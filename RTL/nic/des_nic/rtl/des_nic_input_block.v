==> flow/design.v <==
`timescale 1ns / 1ps
module input_block
	(
		input wire clk,
		input wire reset,
		input  wire [32-1:0] 		input_channel_din,
		input  wire 							busy_engine_din,
		input  wire 							zero_credits_din,
		output wire [(2 * 32)-1:0]	plaintext_dout,
		output wire [(2 * 32)-1:0]	key_dout,
		output wire [32-3:0]		header_flit_dout,
		output wire 							transfer2pe_strobe_dout
	);
	wire [4:0] 	register_enable;
	wire 					write_strobe;
	des_nic_input_control_unit unidad_de_control_bloque_de_entrada
		(
			.clk	(clk),
			.reset 	(reset),
			.header_field_din			(input_channel_din[31]),
			.busy_engine_din			(busy_engine_din),
			.zero_credits_din			(zero_credits_din),
			.transfer2pe_strobe_dout	(transfer2pe_strobe_dout),
			.write_strobe_dout			(write_strobe),
			.register_enable_dout		(register_enable)
		);
	reg [32-3:0] header_flit_reg;
	always @(posedge clk)
		if (register_enable[0] & write_strobe)
				header_flit_reg <= input_channel_din[29:0];
	reg [32-1:0] DATA_FLIT_BANK [4-1:0];
	genvar index;
	generate
		for (index = 0; index < (4); index = index + 1)
			begin: registros_interfaz_de_red
				always @(posedge clk)
					if (register_enable[index+1] & write_strobe)
						DATA_FLIT_BANK[index] <= input_channel_din;
			end
	endgenerate
		assign header_flit_dout = header_flit_reg;
		assign plaintext_dout 	= {DATA_FLIT_BANK[0], DATA_FLIT_BANK[1]};
		assign key_dout 	  	= {DATA_FLIT_BANK[2], DATA_FLIT_BANK[3]};
endmodule 
`timescale 1ns / 1ps
module des_nic_input_control_unit 
	(
		input wire clk,
		input wire reset,
		input wire 	header_field_din,
		input wire 	busy_engine_din,
		input wire 	zero_credits_din,
		output wire transfer2pe_strobe_dout,
		output wire 				write_strobe_dout,
		output wire [4:0] register_enable_dout
	);
	localparam IDLE 	= 2'b00;
	localparam CAPTURE 	= 2'b01;
	localparam WAIT 	= 2'b10;
	localparam LOAD		= 1'b1;
	localparam SHIFT	= 1'b0;
		reg  [4:0] register_enable_reg;
		wire [4:0] register_enable_next;
		always @(posedge clk)
			if (reset)
				register_enable_reg <= {{4{1'b0}}, 1'b1};
			else
				register_enable_reg <= register_enable_next;
		assign register_enable_next = 	(state_next == CAPTURE) ? register_enable_reg << 1 		:
										(state_next == IDLE)	? {{4{1'b0}}, 1'b1}	:
										register_enable_reg;
		assign register_enable_dout = register_enable_reg;
		assign write_strobe_dout	= (state_next == CAPTURE) ? 1'b1 : 1'b0;
		reg [1:0]	state_reg;
		reg [1:0]	state_next;
		always @(posedge clk)
			if (reset)
				state_reg <= IDLE;
			else
				state_reg <= state_next;
		always @(*)
			begin
				state_next <= state_reg;
				case (state_reg)
					IDLE:
						if (header_field_din)
							state_next <= CAPTURE;
					CAPTURE:
						if ((register_enable_reg      == {4+1{1'b0}}) & (~busy_engine_din) & (~zero_credits_din))
							state_next <= IDLE;
						else if ((register_enable_reg == {4+1{1'b0}}) & (busy_engine_din   | zero_credits_din))
							state_next <= WAIT;
					WAIT:
						if (~busy_engine_din & ~zero_credits_din)
							state_next <= IDLE;
				endcase  
			end
		assign transfer2pe_strobe_dout	= ((state_reg == CAPTURE | state_reg == WAIT) & (state_next == IDLE)) ? 1'b1 : 1'b0;
	reg [7*8:0] state_reg_dbg;
	always @(*)
		case (state_reg)
			IDLE: 		state_reg_dbg 	= " IDLE  ";
			WAIT: 		state_reg_dbg 	= " WAIT  ";
			CAPTURE:	state_reg_dbg 	= "CAPTURE";
			default : 	state_reg_dbg 	= " ERROR ";
		endcase
endmodule
# From RTL to reports: input_block
# What the tools print for input_block, step after step.
# Line numbers count from 1 in the design file above.
# Operators: Yosys type, input widths -> output width; for muxes data width and select width s.
# Cell names lack the library's common part.
# A cell with -- has no value.
[inputs]
design = "input_block"
clock_port = "clk"
library = "sky130hd"
corner = "tt_025C_1v80"

# Elaborated design
# Counts by Yosys on the flattened word-level netlist (proc, flatten, opt, wreduce). Print and check cells are left out. Cells with the same type and inputs are merged into one.
[bits]
reg_bits = 165
in_bits = 36
wordCells = 37
[classes]
equal = 3
mux = 9
bitwise = 14
n_reduce_logical = 4
[ops]
columns = ["cell", "n"]
rows = [
  ["$and 1x1->1", 10],
  ["$mux 5", 2],
  ["$mux 2", 4],
  ["$pmux 2 s3", 1],
  ["$logic_not 5->1", 1],
  ["$eq 2x1->1 const B", 2],
  ["$logic_not 2->1", 2],
  ["$or 1x1->1", 2],
  ["$not 1->1", 2],
  ["$eq 2x2->1 const B", 1],
  ["$reduce_bool 2->1", 1],
  ["$mux 1", 2],
]

# Logic depth
# Yosys ltp: most cells in a row. Word level: on the elaborated netlist, between registers, memories and ports. Mapped: between sequential cells and ports; inverters and the memories' decode and read muxes count.
[depth]
ltp_word = 8
ABC_AREA = 0
ltp_mapped = 5
depth_no_buf = 4

# Synthesis result
# Source: synth_stat.txt of the flow (Yosys; design flattened, memories mapped). It holds for the ABC_AREA given above (unset counts as 0); a run with the other value may have another netlist.
[mapped]
cells = 211
mapped_area_um2 = 5192.5
seq_area_um2 = 4904.7
ffs = 166
[by_type]
columns = ["cell", "n"]
rows = [
  ["edfxtp_1", 158],
  ["dfxtp_1", 8],
  ["o32ai_1", 3],
  ["nor2_1", 6],
  ["a22oi_4", 1],
  ["nand2_1", 5],
  ["nor2b_1", 3],
  ["nor3_4", 1],
  ["a21oi_1", 3],
  ["inv_1", 4],
  ["o2111ai_2", 1],
  ["o22ai_1", 2],
  ["a21bo_1", 1],
  ["o21ai_0", 2],
  ["a32oi_1", 1],
  ["o221ai_1", 1],
  ["or2_4", 1],
  ["a21o_1", 1],
]
# Not listed: further types 8, cells in them 9.
# By module: a second synthesis without flattening, with its own total; a netlist apart from the flattened one above.
[unflattened]
cells_unflattened = 210
hier_area_um2 = 5191.2
# Each row is one instance without its submodules.
[by_module]
columns = ["module", "instances", "n_cells", "mod_area_um2", "seq_area_um2"]
rows = [
  ["input_block", 1, 163, 4775.8, 4744.6],
  ["des_nic_input_control_unit", 1, 47, 415.4, 160.2],
]

# Path before layout
# OpenSTA on the mapped netlist: ideal clock, no wires. The path of least setup slack (recovery checks aside). Input and output delay are each 20% of the period. Register names are those of the netlist, which keeps one name where synthesis merged equal registers.
[synth_timing]
path_kind = "in2reg"
start = "input port busy_engine_din"
end = "register DATA_FLIT_BANK[0][0]"
period_ns = 3.04
setup_time_ns = 0.425
t_arrival_ns = 2.666
t_required_ns = 2.615
slack_ns = -0.051
path_delay_ns = 2.483
driving_pins = 4
n_path_buf = 0
period_less_setup_slack_ns = 3.091
# "path_delay_ns" is the arrival time less input delay plus setup time.
# "driving_pins" counts driving pins, that of a launching flip-flop among them; a cell with two outputs on the path counts twice.
# "period_less_setup_slack_ns" = period - worst setup slack (recovery checks aside). The figure is calculated, with input and output delays left at 20% of the set period.
# Between the ends stands the longest chain of elaborated cells between them, by number of cells; it is not shown to be the way that was timed. Of several equally long chains one is given.
# A line is the first line of the expression or statement that the cell stems from. Yosys adds cells for indexed reads and writes and turns some case tables into memories.
[synth_via]
cell_sequence = "or2_4 > o2111ai_2 > a22oi_4 > nor2b_1"
elab_chain_len = 8
cone_cells = 13
[synth_rtl]
columns = ["element", "line", "rtl"]
rows = [
  ["start, declared", 7, "input wire busy_engine_din,"],
  ["$or 1x1->1", 91, "else if ((register_enable_reg == {4+1{1'b0}}) & (busy_engine_din | zero_credits_din))"],
  ["$and 1x1->1", 91, ""],
  ["$mux 2", 91, ""],
  ["$mux 2", 89, "if ((register_enable_reg == {4+1{1'b0}}) & (~busy_engine_din) & (~zero_credits_din))"],
  ["$pmux 2 s3", 84, "case (state_reg)"],
  ["$eq 2x1->1", 73, "assign write_strobe_dout = (state_next == CAPTURE) ? 1'b1 : 1'b0;"],
  ["$mux 1", 73, ""],
  ["$and 1x1->1", 37, "if (register_enable[index+1] & write_strobe)"],
  ["end, assigned", 38, "DATA_FLIT_BANK[index] <= input_channel_din;"],
  ["end, declared", 31, "reg [32-1:0] DATA_FLIT_BANK [4-1:0];"],
]

# Timing after layout
# From the final timing report of stored run 1: the path of least setup slack in the routed layout; clock arrival at registers is part of the times.
[layout_timing]
path_kind = "in2out"
start = "input port busy_engine_din"
end = "output port transfer2pe_strobe_dout"
period_ns = 5.24
t_arrival_ns = 2.76
t_required_ns = 4.19
slack_ns = 1.43
driving_pins = 5
n_path_buf = 2
# Between the ends stands the longest chain of elaborated cells between them, by number of cells; it is not shown to be the way that was timed. Of several equally long chains one is given.
[layout_via]
cell_sequence = "clkdlybuf4s50_1 > or2_4 > o32ai_1 > o21a_1 > clkdlybuf4s50_1"
elab_chain_len = 8
cone_cells = 13
[layout_rtl]
columns = ["element", "line", "rtl"]
rows = [
  ["start, declared", 7, "input wire busy_engine_din,"],
  ["$or 1x1->1", 91, "else if ((register_enable_reg == {4+1{1'b0}}) & (busy_engine_din | zero_credits_din))"],
  ["$and 1x1->1", 91, ""],
  ["$mux 2", 91, ""],
  ["$mux 2", 89, "if ((register_enable_reg == {4+1{1'b0}}) & (~busy_engine_din) & (~zero_credits_din))"],
  ["$pmux 2 s3", 84, "case (state_reg)"],
  ["$logic_not 2->1", 98, "assign transfer2pe_strobe_dout = ((state_reg == CAPTURE | state_reg == WAIT) & (state_next == IDLE)) ? 1'b1 : ..."],
  ["$and 1x1->1", 98, ""],
  ["$mux 1", 98, ""],
  ["end, declared", 12, "output wire transfer2pe_strobe_dout"],
]

# 2 stored runs of input_block in the flow (synthesis by Yosys, layout by OpenROAD, sky130hd cells), in arbitrary order. Constraints: input delay and output delay 20% of the set period each, output load 0.01 pF.
# "clock_period_reached_ns" means the clock period less the worst setup slack. The figure is calculated, with input and output delays left at 20% of the set period.
# "worstPathTime_ns" is the time allowed to the run's worst setup path (the clock period less input and output delay, where it has them) less its slack. Clock arrival times count: a late capture clock shortens it, a late launch clock lengthens it.
# "power.total_uw" is the tool's figure for a default switching activity; nothing was simulated.

[[run]]
name = "stored run 1"
[run.settings]
period_ns = 5.24
CAP_MARGIN = 20
CORE_MARGIN = 2
CORE_UTILIZATION = 40
SLEW_MARGIN = 20
[run.results]
synthArea_um2 = 5192.5
total_die_area_um2 = 13908.7
final_stdcell_area_um2 = 7973.9
util_frac = 0.629
ws_setup_ns = 1.430
total_negative_slack_ns = 0.000
ws_hold_ns = 0.544
power.total_uw = 2884
clock_period_reached_ns = 3.810
worstPathTime_ns = 1.71
timing.worst_path_kind = "in2out"

[[run]]
name = "stored run 2"
[run.settings]
period_ns = 6.06
CORE_UTILIZATION = 70
SETUP_SLACK_MARGIN = 0.02
PLACE_DENSITY_LB_ADDON = 0.12
CORE_ASPECT_RATIO = 1.01
CORE_MARGIN = 4
CELL_PAD_IN_SITES_GLOBAL_PLACEMENT = 3
CELL_PAD_IN_SITES_DETAIL_PLACEMENT = 1
ABC_AREA = 0
GPL_ROUTABILITY_DRIVEN = 1
SLEW_MARGIN = 15
MAX_ROUTING_LAYER = "met5"
CAP_MARGIN = 20
[run.results]
outcome = "stopped before the end: placement reported FLW-0024"
